==> flow/design.v <==
localparam p = 8'd223;
module pubkey_gen_mod(
     input  selection                
    ,input  [7:0] secrKey            
    ,output reg [7:0] pubKey         
    ,output reg pkg_ready            
);
reg [7:0] result;  
always @ (*) begin
    if(selection == 1'b1) begin
        result = p - secrKey;
        pkg_ready = 1'b1; 
        pubKey = result[7:0];
    end
    else begin
        result = 8'h0;
        pubKey = 8'h00;
        pkg_ready = 1'b0;
    end
end
endmodule
module encryption_mod(
     input  selection                
    ,input  [7:0] pt                 
    ,input  [7:0] pubKey             
    ,output reg [7:0] ct             
    ,output reg enc_ready            
);
reg signed [8:0] sum;
reg[8:0] result;
always @ (*) begin
    if(selection) begin
        sum = pt + pubKey;
        if (sum >= 9'd0 && sum < 9'd223) begin
            result = sum;
            ct = result[7:0];
            enc_ready = 1'b1;
        end
        else begin
            result = sum - p;
            ct = result[7:0];
            enc_ready = 1'b1;
        end       
    end
    else begin
        sum = 9'h0;
        result = 9'h0;
        ct = 8'h00;
        enc_ready = 1'b0;
    end
end
endmodule
module decryption_mod (
     input selection             
    ,input [7:0] ct              
    ,input [7:0] secrKey         
    ,output reg [7:0] pt         
    ,output reg dec_ready        
);
reg[9:0] sum;
reg[9:0] result;
always @ (*) begin
    if(selection) begin
        sum = ct + secrKey;
        if(sum >= 10'h1BE && sum <= 10'd510) begin
            result = sum - 10'h1BE;
        end
        else if (sum >= 10'h0DF && sum <= 10'h1BE) begin
            result = sum - 10'h0DF;
        end
        else begin
            result = sum;
        end
        pt = result[7:0];
        dec_ready = 1'b1;
    end
    else begin
        result = 10'h0;
        sum = 10'h0;
        pt = 8'h00;
        dec_ready = 1'b0;
    end
end
endmodule
module SAE (
     input clk
    ,input reset_n                   
    ,input [1:0] mode                
    ,input [7:0] input_data          
    ,input [7:0] input_key           
    ,output reg [7:0] output_data    
    ,input valid_input               
    ,output reg output_ready         
    ,output err_invalid_seckey       
);
reg [1:0] mode_sampled;
reg in_valid;
reg [7:0] data;
reg [7:0] key;
reg [7:0] secrKey;
reg [7:0] pubKey;
reg pkg_sel;
wire pkg_ready;
wire [7:0] pkg_output;
reg enc_sel;
wire enc_ready;
wire [7:0] enc_output;
reg dec_sel;
wire dec_ready;
wire [7:0] dec_output;
reg [7:0] ct;
reg [7:0] pt;
pubkey_gen_mod pubkey_gen (
    .selection           (pkg_sel)
    ,.secrKey            (secrKey)
    ,.pubKey             (pkg_output)
    ,.pkg_ready          (pkg_ready)
);
encryption_mod encryption(
    .selection           (enc_sel)
    ,.pt                 (pt)
    ,.pubKey             (pubKey)
    ,.ct                 (enc_output)
    ,.enc_ready          (enc_ready)
);
decryption_mod decryption(
    .selection           (dec_sel)
    ,.ct                 (ct)
    ,.secrKey            (secrKey)
    ,.pt                 (dec_output)
    ,.dec_ready          (dec_ready)
);
assign err_invalid_seckey = (mode[0] == 1'b1) && (key < 1 || key > p - 1) && in_valid == 1'b1;
always @(*) begin
    if(!err_invalid_seckey && !valid_input) begin
        case(mode)
        2'b01: begin
            ct = 8'h00;
            pt = 8'h00;
            secrKey = key;
            pubKey  = 8'h00;
            pkg_sel = 1'b1;      
            enc_sel = 1'b0; 
            dec_sel = 1'b0;
            end
        2'b10: begin 
            ct = 8'h00;
            pt = data;
            secrKey = 8'h00;
            pubKey  = key;
            pkg_sel = 1'b0; 
            enc_sel = 1'b1;      
            dec_sel = 1'b0;     
            end
        2'b11: begin 
            ct = data; 
            pt = 8'h00;
            secrKey = key; 
            pubKey  = 8'h00;
            pkg_sel = 1'b0; 
            enc_sel = 1'b0; 
            dec_sel = 1'b1;      
            end
        default: begin 
            ct = 8'h00;
            pt  = 8'h00;
            secrKey = 8'h00;
            pubKey  = 8'h00;
            pkg_sel = 1'b0; 
            enc_sel = 1'b0; 
            dec_sel = 1'b0;
            end
        endcase
    end
    else begin
        ct = 8'h00;
        pt = 8'h00;
        secrKey = 8'h00;
        pubKey  = 8'h00;
        pkg_sel = 1'b0; 
        enc_sel = 1'b0; 
        dec_sel = 1'b0;
    end
end
always @(posedge clk or negedge reset_n) begin
	if(!reset_n) begin
        mode_sampled <= 2'b00;
		data <= 8'h00;
		key <= 8'h00;
        in_valid <= 1'b0;
        output_ready <= 1'b0;                
	end
    else begin
        if(!err_invalid_seckey) begin
            in_valid <= valid_input;         
        end
        else begin
            in_valid <= in_valid;            
        end
		if(valid_input) begin       
			data <= input_data;
			key <= input_key;
            mode_sampled <= mode;            
		end
		else begin 
			data <= data; 
			key <= key;
            mode_sampled <= mode_sampled;
		end
        case(mode)
        2'b01: begin
            if(mode_sampled == mode) begin
                output_ready <= pkg_ready;   
            end
            else begin
                output_ready <= 1'b0;
            end
            output_data <= pkg_output;       
        end
        2'b10: begin
            if(mode_sampled == mode) begin
                output_ready <= enc_ready;   
            end
            else begin
                output_ready <= 1'b0;
            end
            output_data <= enc_output;       
        end
        2'b11: begin
            if(mode_sampled == mode) begin
                output_ready <= dec_ready;   
            end
            else begin
                output_ready <= 1'b0;
            end
            output_data <= dec_output;       
        end
        default: begin
            output_ready <= 1'b0;
            output_data <= 8'h00;
        end
        endcase
        end
end
endmodule
======== Tool chain data of SAE ========
Tool output for the design above, in the order of the flow.
Line numbers count from 1 in the design file above.
Operators: Yosys type, input widths -> output width; for muxes data width and select width s.
The mark - stands for no value.
design
  top module .............................. SAE
  clock ................................... clk
  standard-cell library ................... sky130hd
  library corner .......................... tt_025C_1v80

======== Elaborated design ========
Yosys after proc, flatten, opt, wreduce and memory -nomap, before mapping. Enables and synchronous resets that opt folds into registers are not counted as muxes. Memory bits, and registers merged into a memory's read port (data or address), are not among the register bits. Print and check cells are not counted. Equal cells are merged and count once.
operators by class
  equality and inequality tests ........... 4
  $lt $le $gt $ge ......................... 8
  reductions and logical operators ........ 10
  $add $sub $neg .......................... 6
  muxes and demuxes ....................... 28
operators with widths
  cell                 number
  $mux 8               14
  $sub 8x8->8 const B  3
  $pmux 8 s3           1
  $add 8x8->9          2
  $le 9x9->1 const B   2
  $mux 1               12
  $ge 9x1->1 const B   1
  $ge 9x8->1 const B   1
  $lt 9x8->1 const B   1
  $ge 9x9->1 const B   1
  $lt 8x1->1 const B   1
  $sub 8x8->8 const A  1
  $gt 8x8->1 const B   1
  $logic_and 1x1->1    6
  $eq 2x2->1 const B   2
  $pmux 1 s3           1
  $logic_not 1->1      2
  $eq 2x1->1 const B   1
  $eq 2x2->1           1
  $reduce_or 2->1      1
  $logic_or 1x1->1     1
bit counts
  input port bits ......................... 21
  flip-flop bits (word level) ............. 28

======== Depth ========
Yosys ltp: most cells in a row. Word level: on the elaborated netlist, between registers, memories and ports. Mapped: between sequential cells and ports; inverters and the memories' decode and read muxes count.
depth
  depth in word-level cells ............... 14
  ABC_AREA ................................ 0
  mapped depth ............................ 21

======== After synthesis ========
Yosys stat after the flow's synthesis: flattened, memories mapped to cells. It holds for the ABC_AREA given above (unset counts as 0); a run with the other value may have another netlist.
The area totals of this step are shown rounded.
mapped netlist
  sequential area ......................... 741 µm²
  buffer cells ............................ 15
  mapped area ............................. 2940 µm²
  mapped cells ............................ 331
  mapped flip-flops ....................... 28
cells by type
  cell type                  number
  sky130_fd_sc_hd__dfrtp_1   20
  sky130_fd_sc_hd__ha_1      21
  sky130_fd_sc_hd__edfxtp_1  8
  sky130_fd_sc_hd__mux2_2    17
  sky130_fd_sc_hd__and2_1    25
  sky130_fd_sc_hd__and3_1    15
  sky130_fd_sc_hd__xnor2_1   10
  sky130_fd_sc_hd__nand2_1   20
  sky130_fd_sc_hd__nor2_1    20
  sky130_fd_sc_hd__a21oi_1   14
  sky130_fd_sc_hd__a21o_1    8
  sky130_fd_sc_hd__o21ai_1   11
  sky130_fd_sc_hd__mux2i_1   5
  sky130_fd_sc_hd__inv_1     13
  sky130_fd_sc_hd__buf_6     4
  sky130_fd_sc_hd__nand3_1   9
  sky130_fd_sc_hd__o21ai_0   9
  sky130_fd_sc_hd__xor2_1    5
Not listed: further types 53, cells in them 97.
By module: a second synthesis without flattening, with its own total; a netlist apart from the flattened one above.
unflattened totals
  cells (unflattened synthesis) ........... 433
  area total of the unflattened synthesis .. 3530 µm²
Each row is one instance without its submodules.
by module
  module          cells  seq. area (µm²)  area (µm²)  times used
  SAE             178    741              1720        1
  decryption_mod  131    0.0              953         1
  encryption_mod  113    0.0              778         1
  pubkey_gen_mod  11     0.0              78.8        1

======== Worst setup path after synthesis ========
OpenSTA on the mapped netlist: ideal clock, no wires. The path of least setup slack (recovery checks aside). Input and output delay are each 20% of the period. Register names are those of the netlist, which keeps one name where synthesis merged equal registers.
timing after synthesis
  kind .................................... input to register
  from .................................... input port mode[1]
  to ...................................... register output_data[3]
  period .................................. 6.27 ns
  delay of the path ....................... 3.601 ns
  input delay ............................. 1.254 ns
  time at the first pin ................... 1.254 ns
  setup time .............................. 0.261 ns
  path slack .............................. 1.415 ns
  stages .................................. 14
  buffers on the path ..................... 2
  arrival time ............................ 4.594 ns
  synthesis period reached ................ 4.855 ns
"delay of the path" = arrival - input delay + setup time.
"stages": output pins that drive a net of the path, with the launching flip-flop's if there is one; two outputs of one cell count as two.
"synthesis period reached" = period - worst setup slack (recovery checks aside). The figure is calculated, with input and output delays left at 20% of the set period.
The rows between start and end are the longest chain of elaborated cells between them; the timing report does not say that the signal goes this way. Where chains are equally long, one stands for them.
A line is the first line of the expression or statement that the cell stems from. Yosys adds cells for indexed reads and writes and turns some case tables into memories.
At most two assigning lines are given for a register; there are more.
on the way, after synthesis
  cells stage by stage .................... sky130_fd_sc_hd__buf_2 -> sky130_fd_sc_hd__inv_1 -> sky130_fd_sc_hd__or3_1 -> sky130_fd_sc_hd__dlygate4sd3_1 -> sky130_fd_sc_hd__nor2_1 -> sky130_fd_sc_hd__ha_1 -> sky130_fd_sc_hd__o21a_1 -> sky130_fd_sc_hd__a2111o_1 -> sky130_fd_sc_hd__o311ai_1 -> sky130_fd_sc_hd__a31oi_1 -> sky130_fd_sc_hd__o31a_2 -> sky130_fd_sc_hd__nand2b_1 -> sky130_fd_sc_hd__xnor2_1 -> sky130_fd_sc_hd__a221o_1
  cells in the longest elaborated chain ... 11
  elaborated cells between the ends (all ways) .. 40
  classes of those cells .................. add/sub (6); compare (6); eq/ne (3); mux (21); reduce/logical (4)
RTL lines, path after synthesis
  element             RTL line  text
  start: declaration  88        ,input [1:0] mode
  $eq 2x2->1          136       case(mode)
  $reduce_or 2->1     -
  $mux 8              136
  $mux 8              135       if(!err_invalid_seckey && !valid_input) begin
  $add 8x8->9         64        sum = ct + secrKey;
  $ge 9x8->1          68        else if (sum >= 10'h0DF && sum <= 10'h1BE) begin
  $logic_and 1x1->1   68
  $mux 8              68
  $mux 8              65        if(sum >= 10'h1BE && sum <= 10'd510) begin
  $mux 8              63        if(selection) begin
  $pmux 8 s3          210       case(mode)
  end: assignment     218       output_data <= pkg_output;
  end: assignment     227       output_data <= enc_output;
  end: declaration    91        ,output reg [7:0] output_data

======== Timing after layout ========
From the final timing report of record 1: the path of least setup slack in the routed layout; clock arrival at registers is part of the times.
timing after layout
  kind .................................... register to register
  from .................................... register key[0]
  to ...................................... register output_data[4]
  arrival time ............................ 4.10 ns
  path slack .............................. 0.05 ns
  setup time .............................. 0.23 ns
  buffers on the path ..................... 4
  period .................................. 4.09 ns
  stages .................................. 20
  time at the first pin ................... 0.29 ns
The rows between start and end are the longest chain of elaborated cells between them; the timing report does not say that the signal goes this way. Where chains are equally long, one stands for them.
At most two assigning lines are given for a register; there are more.
on the way, after layout
  cells stage by stage .................... sky130_fd_sc_hd__dfrtp_1 -> sky130_fd_sc_hd__nor4_2 -> sky130_fd_sc_hd__nand2_1 -> sky130_fd_sc_hd__o21ai_4 -> sky130_fd_sc_hd__a211oi_4 -> sky130_fd_sc_hd__buf_6 -> sky130_fd_sc_hd__buf_4 -> sky130_fd_sc_hd__and2_1 -> sky130_fd_sc_hd__ha_1 -> sky130_fd_sc_hd__nor2b_2 -> sky130_fd_sc_hd__o211a_1 -> sky130_fd_sc_hd__o211a_1 -> sky130_fd_sc_hd__a211o_1 -> sky130_fd_sc_hd__buf_12 -> sky130_fd_sc_hd__buf_12 -> sky130_fd_sc_hd__a21oi_4 -> sky130_fd_sc_hd__nor2_2 -> sky130_fd_sc_hd__a211oi_2 -> sky130_fd_sc_hd__o21ai_2 -> sky130_fd_sc_hd__a31o_1
  cells in the longest elaborated chain ... 14
  elaborated cells between the ends (all ways) .. 38
  classes of those cells .................. add/sub (6); compare (8); mux (16); reduce/logical (8)
RTL lines, path after layout
  element                         RTL line  text
  start: declaration              99        reg [7:0] key;
  start: assignment               202       key <= input_key;
  start: assignment               207       key <= key;
  $lt 8x1->1                      133       assign err_invalid_seckey = (mode[0] == 1'b1) && (key < 1 || key > p - 1) && in_valid == 1'b1;
  $logic_or 1x1->1                133
  $logic_and 1x1->1 (2 in a row)  133
  $logic_not 1->1                 135       if(!err_invalid_seckey && !valid_input) begin
  $logic_and 1x1->1               135
  $mux 8                          135
  $add 8x8->9                     64        sum = ct + secrKey;
  $ge 9x8->1                      68        else if (sum >= 10'h0DF && sum <= 10'h1BE) begin
  $logic_and 1x1->1               68
  $mux 8                          68
  $mux 8                          65        if(sum >= 10'h1BE && sum <= 10'd510) begin
  $mux 8                          63        if(selection) begin
  $pmux 8 s3                      210       case(mode)
  end: assignment                 218       output_data <= pkg_output;
  end: assignment                 227       output_data <= enc_output;
  end: declaration                91        ,output reg [7:0] output_data

==> results <==
Record of 2 stored runs of the RTL-to-layout flow on SAE, platform sky130hd. The runs are unordered. Constraints: input delay and output delay 20% of the set period each, output load 0.01 pF.
"allowed time less slack (worst setup path)" means the part of the period allowed to the worst setup path (the constraints hold back 20% at inputs and 20% at outputs) less its slack; where the path has registers, the arrival times of their clocks count too.
Measured values are rounded.

======== record 1 ========
==> flow/run.sh <==
#!/bin/bash
# the make line also repeats the synthesis and layout settings of config.mk as NAME=value (left out here)
make -C /OpenROAD-flow-scripts/flow DESIGN_CONFIG=/design/flow/config.mk WORK_HOME=/design/flow/orfs CLKGATE_MAP_FILE= finish
==> flow/config.mk <==
export PLATFORM = sky130hd
export DESIGN_NAME = SAE
export DESIGN_NICKNAME = SAE
export VERILOG_FILES = /design/flow/design.v
export SDC_FILE = /design/flow/constraint.sdc
export NUM_CORES = 4
export LEC_CHECK = 0
export CAP_MARGIN = 0
export CORE_ASPECT_RATIO = 1.64
export CORE_MARGIN = 2
export CORE_UTILIZATION = 43
export CTS_CLUSTER_DIAMETER = 390
export GPL_ROUTABILITY_DRIVEN = 0
export HOLD_SLACK_MARGIN = 0.11
export PLACE_DENSITY_LB_ADDON = 0.18
export SETUP_SLACK_MARGIN = 0.57
export SLEW_MARGIN = 20
==> flow/constraint.sdc <==
create_clock -name core_clock -period 4.09 [get_ports {clk}]
set_input_delay 0.8180 -clock core_clock [delete_from_list [all_inputs] [get_ports {clk}]]
set_output_delay 0.8180 -clock core_clock [all_outputs]
set_load 0.01 [all_outputs]

-------- measured, record 1 --------
  allowed time less slack (worst setup path) .. 4.04 ns
  worst path kind ......................... register to register
  utilization after layout ................ 0.688
  lowest hold slack ....................... 0.564 ns
  smallest setup slack .................... 0.046 ns
  die size ................................ 7530 µm²
  cell area after synthesis ............... 2940 µm²

======== record 2 ========
==> flow/run.sh <==
#!/bin/bash
# the make line also repeats the synthesis and layout settings of config.mk as NAME=value (left out here)
make -C /OpenROAD-flow-scripts/flow DESIGN_CONFIG=/design/flow/config.mk WORK_HOME=/design/flow/orfs CLKGATE_MAP_FILE= finish
==> flow/config.mk <==
export PLATFORM = sky130hd
export DESIGN_NAME = SAE
export DESIGN_NICKNAME = SAE
export VERILOG_FILES = /design/flow/design.v
export SDC_FILE = /design/flow/constraint.sdc
export NUM_CORES = 4
export LEC_CHECK = 0
export CAP_MARGIN = 20
export CELL_PAD_IN_SITES_DETAIL_PLACEMENT = 2
export CELL_PAD_IN_SITES_GLOBAL_PLACEMENT = 1
export CORE_MARGIN = 2
export CORE_UTILIZATION = 32
export CTS_CLUSTER_DIAMETER = 399
export CTS_CLUSTER_SIZE = 15
export GPL_ROUTABILITY_DRIVEN = 0
export HOLD_SLACK_MARGIN = -0.04
export MIN_ROUTING_LAYER = met2
export PLACE_DENSITY_LB_ADDON = 0.07
export SETUP_SLACK_MARGIN = 0.03
export SLEW_MARGIN = 35
==> flow/constraint.sdc <==
create_clock -name core_clock -period 3.28 [get_ports {clk}]
set_input_delay 0.6560 -clock core_clock [delete_from_list [all_inputs] [get_ports {clk}]]
set_output_delay 0.6560 -clock core_clock [all_outputs]
set_load 0.01 [all_outputs]

-------- measured, record 2 --------
  allowed time less slack (worst setup path) .. 4.61 ns
  worst path kind ......................... register to register
  cell area after synthesis ............... 2940 µm²
  die size ................................ 9960 µm²
  lowest hold slack ....................... 0.571 ns
  utilization after layout ................ 0.557
  smallest setup slack .................... -1.33 ns
